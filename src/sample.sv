==> flow/design.v <==
module decoder38 (input logic clk, 
        input logic reset_n, 
        input logic [2:0] decode_in,
        output logic [7:0] decode_out);
always_comb begin 
    if (!reset_n) begin
        decode_out = '0;
    end 
    else begin
        case (decode_in) 
        3'b000  : decode_out = 8'b00000001;
        3'b001  : decode_out = 8'b00000010;
        3'b010  : decode_out = 8'b00000100;
        3'b011  : decode_out = 8'b00001000;
        3'b100  : decode_out = 8'b00010000;
        3'b101  : decode_out = 8'b00100000;
        3'b110  : decode_out = 8'b01000000;
        3'b111  : decode_out = 8'b10000000;
        default : decode_out = 8'b00000000; 
        endcase
    end
end  
endmodule
module decoder416 (input logic clk, 
        input logic reset_n, 
        input logic [3:0] decode_in,
        output logic [15:0] decode_out);
always_comb begin 
    if (!reset_n) begin
        decode_out = '0;
    end 
    else begin
        case (decode_in) 
        4'b0000  : decode_out = 16'b0000000000000001;
        4'b0001  : decode_out = 16'b0000000000000010;
        4'b0010  : decode_out = 16'b0000000000000100;
        4'b0011  : decode_out = 16'b0000000000001000;
        4'b0100  : decode_out = 16'b0000000000010000;
        4'b0101  : decode_out = 16'b0000000000100000;
        4'b0110  : decode_out = 16'b0000000001000000;
        4'b0111  : decode_out = 16'b0000000010000000;
        4'b1000  : decode_out = 16'b0000000100000000;
        4'b1001  : decode_out = 16'b0000001000000000;
        4'b1010  : decode_out = 16'b0000010000000000;
        4'b1011  : decode_out = 16'b0000100000000000;
        4'b1100  : decode_out = 16'b0001000000000000;
        4'b1101  : decode_out = 16'b0010000000000000;
        4'b1110  : decode_out = 16'b0100000000000000;
        4'b1111  : decode_out = 16'b1000000000000000;
        default  : decode_out = 16'b0000000000000000;
        endcase
    end
end  
endmodule
module sample
    #(parameter PIXEL_NUM_ROW = 7,
     parameter PIXEL_NUM_COL = 16,
     parameter PIXEL_ADDR_BITS_ROW = $clog2(PIXEL_NUM_ROW),
     parameter PIXEL_ADDR_BITS_COL = $clog2(PIXEL_NUM_COL ))
        (input logic clk, 
        input logic reset_n, 
        input logic enable,
        input logic single_pixel_en,
        input logic pixel_disable,
        input logic correlated_double_sampling,  
        input logic [7:0] single_pixel_row_addr,
        input logic [7:0] single_pixel_col_addr,
        output logic [PIXEL_NUM_ROW-1:0] row,
        output logic [PIXEL_NUM_COL-1:0] col,
        output logic clk_out,
        output logic start);
logic done;
logic enable_s;
logic done_s;
logic start_1;
logic start_0;
logic [PIXEL_ADDR_BITS_ROW-1:0] row_count;
logic [PIXEL_ADDR_BITS_COL-1:0] col_count;
logic [PIXEL_ADDR_BITS_ROW-1:0] row_count_ss;
logic [PIXEL_ADDR_BITS_COL-1:0] col_count_ss;
logic [PIXEL_NUM_ROW-1:0] row_decode;
logic [PIXEL_NUM_COL-1:0] col_decode;
logic [PIXEL_NUM_ROW-1:0] row_decode_single;
logic [PIXEL_NUM_COL-1:0] col_decode_single;
logic [PIXEL_ADDR_BITS_ROW-1:0] row_count_single;
logic [PIXEL_ADDR_BITS_COL-1:0] col_count_single;
logic [PIXEL_ADDR_BITS_ROW-1:0] row_count_cds;
logic [PIXEL_ADDR_BITS_COL-1:0] col_count_cds;
logic [1:0] clock_count;
always_comb begin 
    if (single_pixel_row_addr[PIXEL_ADDR_BITS_ROW-1:0] == '0)
        row_count_single = '0;
    else 
        row_count_single = single_pixel_row_addr[PIXEL_ADDR_BITS_ROW-1:0];
    if (single_pixel_col_addr[PIXEL_ADDR_BITS_COL-1:0] == '0)
        col_count_single = '0;
    else
        col_count_single = single_pixel_col_addr[PIXEL_ADDR_BITS_COL-1:0];
end  
always_comb begin 
    row_count = correlated_double_sampling ? row_count_cds : row_count_ss;
    col_count = correlated_double_sampling ? col_count_cds : col_count_ss;
    start = start_0 | start_1;
end 
always_ff @(posedge clk or negedge reset_n)  begin  
    if (!reset_n) begin
        row_count_ss <= '0;
        col_count_ss <= '0;
    end 
    else if (pixel_disable) begin
        row_count_ss <= '0;
        col_count_ss <= '0;
    end
    else if (enable_s) begin
        if (done) begin
            row_count_ss <= '0;
            col_count_ss <= '0;
        end
        else begin 
            if (col_count_ss == PIXEL_NUM_COL-1) begin
                col_count_ss <= '0;
                row_count_ss <= row_count_ss + 1'b1;
            end else begin
                col_count_ss <= col_count_ss + 1'b1;
            end
        end
    end
    else begin
        row_count_ss <= '0;
        col_count_ss <= '0;
    end 
end  
always_ff @(posedge clk or negedge reset_n) begin  
    if (!reset_n) begin
        row_count_cds <= '0;
        col_count_cds <= '0;
        clock_count <= '0;
    end 
    else if (pixel_disable) begin
        row_count_cds <= '0;
        col_count_cds <= '0;
    end
    else if (enable_s) begin
        if (done) begin
            row_count_cds <= '0;
            col_count_cds <= '0;
        end
        else begin
            if(clock_count == 2'b01) begin
                clock_count <= '0;
                if (col_count_cds == PIXEL_NUM_COL - 1'b1) begin
                    col_count_cds <= 0;
                    if (row_count_cds == PIXEL_NUM_ROW - 1'b1) begin
                        row_count_cds <= 0;
                    end else begin
                        row_count_cds <= row_count_cds + 1'b1;
                    end
                end else begin
                    col_count_cds <= col_count_cds + 1'b1;
                end
            end else begin
                clock_count <= clock_count + 1'b1;
            end
        end
    end
    else begin
        row_count_cds <= '0;
        col_count_cds <= '0;
    end 
end  
always_ff @ (posedge clk or negedge reset_n) begin  
    if (!reset_n) begin
        enable_s <= '0;
        done_s <= '0;
    end
    else begin
        enable_s <= enable;
        done_s <= done;
    end
end  
always_ff @(negedge clk or negedge reset_n)  begin
    if (!reset_n) begin 
        done <= '0;
    end
    else if  (enable_s == 1) begin 
        if (row_count == PIXEL_NUM_ROW-1 && col_count == PIXEL_NUM_COL-1) begin
        done <= 1'b1;
        end
    end
    else 
        done <= '0;
end  
always_ff @(negedge clk or negedge reset_n)  begin
    if (!reset_n) begin
        start_0 <= '0;
        start_1 <= '0;
    end
    else if (enable_s == 1'b1 && done_s == 1'b0) begin  
        start_1 <= 1'b1;
        start_0 <= start_1;
    end
    else begin 
        start_1 <= 1'b0;
        start_0 <= start_1;
    end
end  
always_comb begin
    clk_out = clk & (start_0 | start_1);
end  
always_ff @(negedge clk or negedge reset_n)  begin  
    if (!reset_n) begin
        row <= '0;
        col <= '0;
    end 
    else if (pixel_disable) begin
        row <= '0;
        col <= '0;
    end
    else if (enable_s) begin
        if (done_s) begin 
            row <= '0; 
            col <= '0; 
        end 
        else if( correlated_double_sampling == 1'b1 && clock_count == 2'b01) begin
            row <= '0; 
            col <= '0; 
        end
        else begin
        row <= single_pixel_en ? row_decode_single : row_decode;
        col <= single_pixel_en ? col_decode_single : col_decode;
        end
    end
    else begin
        row <= '0; 
        col <= '0; 
    end
end  
decoder38 
    decoder_row(
    .clk (clk), 
    .reset_n (reset_n), 
    .decode_in (row_count),
    .decode_out (row_decode)
    );
decoder416 
    decoder_col(
    .clk (clk), 
    .reset_n (reset_n), 
    .decode_in (col_count),
    .decode_out (col_decode)
    );
decoder38 
    decoder_row_single(
    .clk (clk), 
    .reset_n (reset_n), 
    .decode_in (row_count_single),
    .decode_out (row_decode_single)
    );
decoder416 
    decoder_col_single(
    .clk (clk), 
    .reset_n (reset_n), 
    .decode_in (col_count_single),
    .decode_out (col_decode_single)
    );
endmodule
-- Tool chain data of sample
Tool output for the design above, in the order of the flow.
Line numbers count from 1 in the design file above.
Operators: Yosys type, input widths -> output width; for muxes data width and select width s.
Cell names lack the library's common part.
A cell with - has no value.
- design top: sample
- clock: clk
- cell library: sky130hd
- corner: tt_025C_1v80

-- Word-level counts
Source: Yosys, flattened and elaborated, memories not mapped. Widths are those after wreduce. Registers that Yosys merges into a memory's read port (data or address) are not register bits. Print and check cells do not count. Equal cells are merged and count once.
Yosys's memory passes give these memory sizes; they may raise the number of words (mostly to a power of two), join words into wider ones and drop unused or constant bits.
- equal/unequal tests: 10
- noted bitwise logic cells: 5
- noted multiplexer cells: 41
- reduce/logical cells at 7
- noted $add $sub $neg: 5
- operator list (cell ; count):
    $mux 16 ; 7
    $mux 7 ; 7
    $mux 4 ; 11
    $mux 3 ; 12
    $ne 4x3->1 const B ; 3
    $eq 4x4->1 const B ; 3
    $add 4x1->4 const B ; 2
    $add 3x1->3 const B ; 2
    $eq 3x3->1 const B ; 2
    $logic_not 4->1 ; 1
    $logic_and 1x1->1 ; 3
    $not 1->1 ; 3
    $logic_not 3->1 ; 1
    $reduce_and 3->1 ; 1
    $mux 1 ; 3
    $add 2x1->2 const B ; 1
    $eq 2x1->1 const B ; 1
    $ne 2x1->1 const B ; 1
    $reduce_and 2->1 ; 1
    $mux 2 ; 1
    $and 1x1->1 ; 1
    $or 1x1->1 ; 1
- noted bits in read-only memories: 640
- input port bits at 22
- memory cells: 4
- bits in registers at 44
- noted cells after elaboration: 84
- output and inout port bits at 25
- memories (memory ; words ; bits a word ; rd ports ; write ports ; line ; RTL):
    (name not given) ; 16 ; 16 ; 1 ; 0 ; 33 ; case (decode_in)
    (name not given) ; 16 ; 16 ; 1 ; 0 ; 33 ;
    (name not given) ; 8 ; 8 ; 1 ; 0 ; 10 ; case (decode_in)
    (name not given) ; 8 ; 8 ; 1 ; 0 ; 10 ;

-- Depth
Depth = most cells in a row (Yosys ltp): at word level without a register or memory, in the mapped netlist without a sequential cell, where the memories' decode and read muxes count.
- noted depth in word-level cells: 7
- ABC_AREA: 0
- gate-level depth with buffers at 5
- gate-level depth less buffers: 4

-- Mapped cells and area
The flow's flattened synthesis, as Yosys stat reports it; memories are mapped. The netlist is that of the ABC_AREA named above (0 if unset); the other value can give another one.
- cell types (cell type ; count):
    dfrtn_1 ; 26
    dfrtp_1 ; 18
    a21oi_1 ; 28
    o211ai_1 ; 18
    nor4b_4 ; 4
    nand2_1 ; 23
    nand3_1 ; 15
    and4bb_2 ; 5
    and3b_1 ; 7
    nor3b_2 ; 4
    buf_6 ; 4
    mux2i_4 ; 2
    nor4_4 ; 2
    ha_1 ; 3
    nor2b_1 ; 6
    buf_2 ; 7
    xor2_1 ; 4
    o22ai_1 ; 5
Other cell types: 34; their cells: 62.
- chip area (Yosys): 0.0025712 mm^2
- flip-flop cells: 44
- area of sequential cells at 0.0011011 mm^2
- standard cells after synthesis at 243
- buffer cells: 18
By module: a second synthesis without flattening, with its own total; a netlist apart from the flattened one above.
- cell total of the unflattened synthesis at 242
- area (unflattened synthesis): 0.0024198 mm^2
Rows give one instance, submodules left out.
- by module (module ; cells ; area (mm^2) ; instances):
    sample ; 180 ; 0.0019894 ; 1
    decoder416 ; 23 ; 0.0001201 ; 2
    decoder38 ; 8 ; 0.0000951 ; 2

## Implementation results

Top module sample; platform sky130hd; tools Yosys and OpenROAD; 2 stored runs in no particular order. Input and output delays are each 20% of the period that was set; the output load is 0.01 pF.
"total design power": no workload was simulated; the value follows from the tool's default switching activity.

Entry A
Settings were period_ns = 2.28; CORE_UTILIZATION = 62; SETUP_SLACK_MARGIN = 0.68; PLACE_DENSITY = 0.53; CORE_MARGIN = 8; CELL_PAD_IN_SITES_GLOBAL_PLACEMENT = 3; CELL_PAD_IN_SITES_DETAIL_PLACEMENT = 0; GPL_TIMING_DRIVEN = 0; CTS_CLUSTER_SIZE = 52; SLEW_MARGIN = 40; CAP_MARGIN = 20
- no final report: placement broke off with GPL-0301

Entry B
Settings were period_ns = 5.07; CAP_MARGIN = 20; CORE_MARGIN = 2; CORE_UTILIZATION = 40; SLEW_MARGIN = 20
- worst setup slack after layout at 0.091 ns
- mapped cell area after synthesis at 0.0025712 mm^2
- std-cell area (final layout): 0.003128 mm^2
- full die area: 0.0070854 mm^2
- noted the smallest hold slack: 0.422 ns
- setup total negative slack: 0.000 ns
- total design power at 0.7684 mW
- final design utilization: 49.8 %
