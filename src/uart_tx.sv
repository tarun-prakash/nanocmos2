==> flow/design.v <==
module uart_tx
    #(parameter WIDTH = 18)
    (output logic tx_out,            
    output logic tx_busy,            
    input logic [WIDTH-1:0] tx_data,      
    input logic ld_tx_data,          
    input logic txclk,               
    input logic reset_n);            
logic [WIDTH-1:0] tx_reg;
logic [4:0] tx_cnt;
always_ff @ (posedge txclk or negedge reset_n) begin
    if (!reset_n) begin
        tx_reg <= 0;
        tx_busy <= 1'b0;
        tx_out <= 1'b1;
        tx_cnt <= 8'b0;
    end 
    else begin
        if (ld_tx_data) begin
            tx_reg   <= tx_data;
            tx_busy <= 1'b1;
        end
        if (tx_busy) begin
            tx_cnt <= tx_cnt + 1'b1;
            if (tx_cnt == 8'b0) begin
                tx_out <= 1'b0;
            end
            if (tx_cnt > 8'b0 && tx_cnt <= 8'd18) begin
                tx_out <= tx_reg[tx_cnt - 1'b1];
            end
            if (tx_cnt > 8'd18) begin
                tx_out <= 1'b1;
                tx_cnt <= 8'b0;
                tx_busy <= 1'b0;
            end
        end
    end 
end  
endmodule
======== Tool chain data of uart_tx ========
Tool output for the design above, in the order of the flow.
Line numbers count from 1 in the design file above.
The mark -- stands for no value.
set-up
  design top .............................. uart_tx
  clock input ............................. txclk
  cell library ............................ sky130hd
  corner .................................. tt_025C_1v80

======== Word-level counts ========
Source: Yosys, flattened and elaborated, memories not mapped. Widths are those after wreduce. Registers that Yosys merges into a memory's read port (data or address) are not register bits. Print and check cells do not count. Equal cells are merged and count once.
cells by class
  multiplexer cells ....................... 7
  multiply operators ...................... 0
  shift-type cells ........................ 1
  bitwise gates (word level) .............. 0
  add/subtract/negate cells ............... 2
  equal/unequal tests ..................... 0
  $lt $le $gt $ge ......................... 3
  reductions and logical operators ........ 4
  divide/modulo/power cells ............... 0
operators by type and width
  cell                                                                              count
  18-bit by 5-bit indexed select with 1-bit output                                  1
  1-bit two-way mux                                                                 6
  5-bit by 1-bit adder with 5-bit output (second input constant)                    1
  5-bit by 1-bit subtractor with 5-bit output (second input constant)               1
  5-bit by 1-bit greater-than comparator with 1-bit output (second input constant)  1
  5-bit greater-than comparator (second input constant)                             1
  5-bit <= comparator (second input constant)                                       1
  5-bit zero test                                                                   1
  5-bit two-way mux                                                                 1
  3-bit nonzero test                                                                1
  2-bit AND reduction                                                               1
  1-bit logical AND                                                                 1
word-level totals
  register bits after elaboration ......... 25
  bits in writable memories ............... 0
  bits in read-only memories .............. 0
  word width x clocked read ports ......... 0
  input port bits ......................... 21
  memories kept ........................... 0
  bits in latches ......................... 0

======== Longest topological paths ========
Depth = most cells in a row (Yosys ltp): at word level without a register or memory, in the mapped netlist without a sequential cell, where the memories' decode and read muxes count.
depth
  word-level depth ........................ 4
  ABC_AREA ................................ 0
  depth in mapped cells ................... 10
  mapped depth without buffers ............ 8

======== Mapped cells and area ========
The flow's flattened synthesis, as Yosys stat reports it; memories are mapped. The netlist is that of the ABC_AREA named above (0 if unset); the other value can give another one.
Totals and module areas in this step are rounded.
cells by type
  cell                       count
  sky130_fd_sc_hd__dfrtp_1   24
  sky130_fd_sc_hd__mux2_2    19
  sky130_fd_sc_hd__mux4_2    3
  sky130_fd_sc_hd__ha_1      4
  sky130_fd_sc_hd__buf_6     3
  sky130_fd_sc_hd__nand2b_1  5
  sky130_fd_sc_hd__mux2i_1   3
  sky130_fd_sc_hd__nand2_1   8
  sky130_fd_sc_hd__dfstp_2   1
  sky130_fd_sc_hd__a21oi_1   5
  sky130_fd_sc_hd__o21ai_0   4
  sky130_fd_sc_hd__nand4_1   3
  sky130_fd_sc_hd__o22ai_1   3
  sky130_fd_sc_hd__buf_2     3
  sky130_fd_sc_hd__mux2_4    1
  sky130_fd_sc_hd__mux2i_2   1
  sky130_fd_sc_hd__nand2b_4  1
  sky130_fd_sc_hd__and4bb_1  1
Other cell types: 21; their cells: 25.
synthesis totals
  cell area after synthesis ............... 1413 µm²
  flip-flop cells ......................... 25
  buffer cells ............................ 7
  standard cells after synthesis .......... 117
  area of sequential cells ................ 626.9 µm²

======== Path before layout ========
Path of least setup slack by OpenSTA after synthesis, without wires, with an ideal clock, recovery checks aside; 20% of the period is set as input and as output delay. Where synthesis merged equal registers, the netlist keeps one of their names.
path after synthesis
  path type ............................... register to register
  from .................................... register tx_cnt[0]
  to ...................................... register tx_out
  clock period ............................ 2.08 ns
  stages .................................. 10
  arrival ................................. 1.890 ns
  path slack .............................. 0.102 ns
  delay of the path ....................... 1.978 ns
  library setup time ...................... 0.088 ns
  data required time ...................... 1.992 ns
  synthesis period reached ................ 1.978 ns
"delay of the path" = arrival - input delay + setup time.
"stages" counts driving pins, that of a launching flip-flop among them; a cell with two outputs on the path counts twice.
"synthesis period reached" = period - worst setup slack (recovery checks aside). The figure is calculated, with input and output delays left at 20% of the set period.
The rows between start and end are the longest chain of elaborated cells between them; the timing report does not say that the signal goes this way. Where chains are equally long, one stands for them.
Each line given opens the expression or statement behind the cell; cells for indexed reads and writes are added by Yosys, which also makes memories of some case tables.
A register here has more assigning lines than the two given.
on the way, after synthesis
  cells stage by stage .................... sky130_fd_sc_hd__dfrtp_1 sky130_fd_sc_hd__buf_6 sky130_fd_sc_hd__inv_1 sky130_fd_sc_hd__ha_1 sky130_fd_sc_hd__buf_6 sky130_fd_sc_hd__mux2_1 sky130_fd_sc_hd__o22ai_1 sky130_fd_sc_hd__o211ai_1 sky130_fd_sc_hd__nor4_2 sky130_fd_sc_hd__a211oi_1
  cells in the longest elaborated chain ... 4
ends and longest elaborated chain, after synthesis
  what                                              line  source
  from (decl)                                       10    logic [4:0] tx_cnt;
  from (assign)                                     16    tx_cnt <= 8'b0;
  from (assign)                                     24    tx_cnt <= tx_cnt + 1'b1;
  5-bit by 1-bit subtractor with 5-bit output       29    tx_out <= tx_reg[tx_cnt - 1'b1];
  18-bit by 5-bit indexed select with 1-bit output  29
  1-bit two-way mux                                 28    if (tx_cnt > 8'b0 && tx_cnt <= 8'd18) begin
  1-bit two-way mux                                 31    if (tx_cnt > 8'd18) begin
  to (assign)                                       29
  to (assign)                                       32    tx_out <= 1'b1;
  to (decl)                                         3     (output logic tx_out,

======== Worst path after layout ========
From the final timing report of flow run A: the path of least setup slack in the routed layout; clock arrival at registers is part of the times.
path post-layout
  path type ............................... register to register
  from .................................... register tx_cnt[0]
  to ...................................... register tx_out
  library setup time ...................... 0.07 ns
  data required time ...................... 2.06 ns
  arrival ................................. 2.37 ns
  path slack .............................. -0.32 ns
  clock period ............................ 1.85 ns
  stages .................................. 9
The rows between start and end are the longest chain of elaborated cells between them; the timing report does not say that the signal goes this way. Where chains are equally long, one stands for them.
A register here has more assigning lines than the two given.
on the way, post-layout
  cells stage by stage .................... sky130_fd_sc_hd__dfrtp_1 sky130_fd_sc_hd__buf_6 sky130_fd_sc_hd__inv_8 sky130_fd_sc_hd__ha_1 sky130_fd_sc_hd__nand2b_1 sky130_fd_sc_hd__nand4_1 sky130_fd_sc_hd__o211ai_1 sky130_fd_sc_hd__nor4_4 sky130_fd_sc_hd__a211oi_2
  cells in the longest elaborated chain ... 4
ends and longest elaborated chain, post-layout
  what                                              line  source
  from (decl)                                       10    logic [4:0] tx_cnt;
  from (assign)                                     16    tx_cnt <= 8'b0;
  from (assign)                                     24    tx_cnt <= tx_cnt + 1'b1;
  5-bit by 1-bit subtractor with 5-bit output       29    tx_out <= tx_reg[tx_cnt - 1'b1];
  18-bit by 5-bit indexed select with 1-bit output  29
  1-bit two-way mux                                 28    if (tx_cnt > 8'b0 && tx_cnt <= 8'd18) begin
  1-bit two-way mux                                 31    if (tx_cnt > 8'd18) begin
  to (assign)                                       29
  to (assign)                                       32    tx_out <= 1'b1;
  to (decl)                                         3     (output logic tx_out,

Top module uart_tx; platform sky130hd; tools Yosys and OpenROAD; 2 stored runs in no particular order. Input and output delays are each 20% of the period that was set; the output load is 0.01 pF.
"clock period reached" means the clock period less the worst setup slack. The figure is calculated, with input and output delays left at 20% of the set period.
"worst setup path time" = time allowed to the worst setup path (clock period - input delay - output delay, where it has them) - its slack; a late launch clock adds to it, a late capture clock takes from it.
By "power" is meant OpenSTA's value without simulated activity: inputs other than the clock are taken to toggle once in ten clock periods, and the tool carries that through the logic.
The measured numbers are rounded.

======== flow run A ========
==> flow/run.sh <==
#!/bin/bash
# the make line also repeats the synthesis and layout settings of config.mk as NAME=value (left out here)
make -C /OpenROAD-flow-scripts/flow DESIGN_CONFIG=/design/flow/config.mk WORK_HOME=/design/flow/orfs CLKGATE_MAP_FILE= finish
==> flow/config.mk <==
export PLATFORM = sky130hd
export DESIGN_NAME = uart_tx
export DESIGN_NICKNAME = uart_tx
export VERILOG_FILES = /design/flow/design.v
export SDC_FILE = /design/flow/constraint.sdc
export NUM_CORES = 4
export LEC_CHECK = 0
export CAP_MARGIN = 20
export CELL_PAD_IN_SITES_GLOBAL_PLACEMENT = 0
export CORE_ASPECT_RATIO = 0.69
export CORE_MARGIN = 6
export CORE_UTILIZATION = 50
export GPL_TIMING_DRIVEN = 0
export MAX_ROUTING_LAYER = met5
export MIN_ROUTING_LAYER = met2
export PLACE_DENSITY_LB_ADDON = 0.13
export SETUP_SLACK_MARGIN = 0.51
export SLEW_MARGIN = 20
==> flow/constraint.sdc <==
create_clock -name core_clock -period 1.85 [get_ports {txclk}]
set_input_delay 0.3700 -clock core_clock [delete_from_list [all_inputs] [get_ports {txclk}]]
set_output_delay 0.3700 -clock core_clock [all_outputs]
set_load 0.01 [all_outputs]

-------- measured, flow run A --------
  power ................................... 3.375 mW
  worst setup slack after layout .......... -0.316 ns
  chip area after synthesis (Yosys) ....... 1413 µm²
  die footprint ........................... 4267 µm²
  clock period reached .................... 2.166 ns
  worst setup path time ................... 2.17 ns
  worst setup path kind ................... register to register
  utilization of the finished layout ...... 75.4%

======== flow run B ========
==> flow/run.sh <==
#!/bin/bash
# the make line also repeats the synthesis and layout settings of config.mk as NAME=value (left out here)
make -C /OpenROAD-flow-scripts/flow DESIGN_CONFIG=/design/flow/config.mk WORK_HOME=/design/flow/orfs CLKGATE_MAP_FILE= finish
==> flow/config.mk <==
export PLATFORM = sky130hd
export DESIGN_NAME = uart_tx
export DESIGN_NICKNAME = uart_tx
export VERILOG_FILES = /design/flow/design.v
export SDC_FILE = /design/flow/constraint.sdc
export NUM_CORES = 4
export LEC_CHECK = 0
export ABC_AREA = 0
export CAP_MARGIN = 25
export CELL_PAD_IN_SITES_GLOBAL_PLACEMENT = 0
export CORE_MARGIN = 2
export CORE_UTILIZATION = 16
export CTS_CLUSTER_DIAMETER = 95
export CTS_CLUSTER_SIZE = 10
export GPL_ROUTABILITY_DRIVEN = 0
export MAX_ROUTING_LAYER = met4
export PLACE_DENSITY_LB_ADDON = 0.2
export SLEW_MARGIN = 20
==> flow/constraint.sdc <==
create_clock -name core_clock -period 1.62 [get_ports {txclk}]
set_input_delay 0.3240 -clock core_clock [delete_from_list [all_inputs] [get_ports {txclk}]]
set_output_delay 0.3240 -clock core_clock [all_outputs]
set_load 0.01 [all_outputs]

-------- measured, flow run B --------
  power ................................... 3.317 mW
  worst setup slack after layout .......... -0.235 ns
  chip area after synthesis (Yosys) ....... 1413 µm²
  die footprint ........................... 9596 µm²
  clock period reached .................... 1.855 ns
  worst setup path time ................... 1.85 ns
  worst setup path kind ................... register to register
  utilization of the finished layout ...... 23.0%
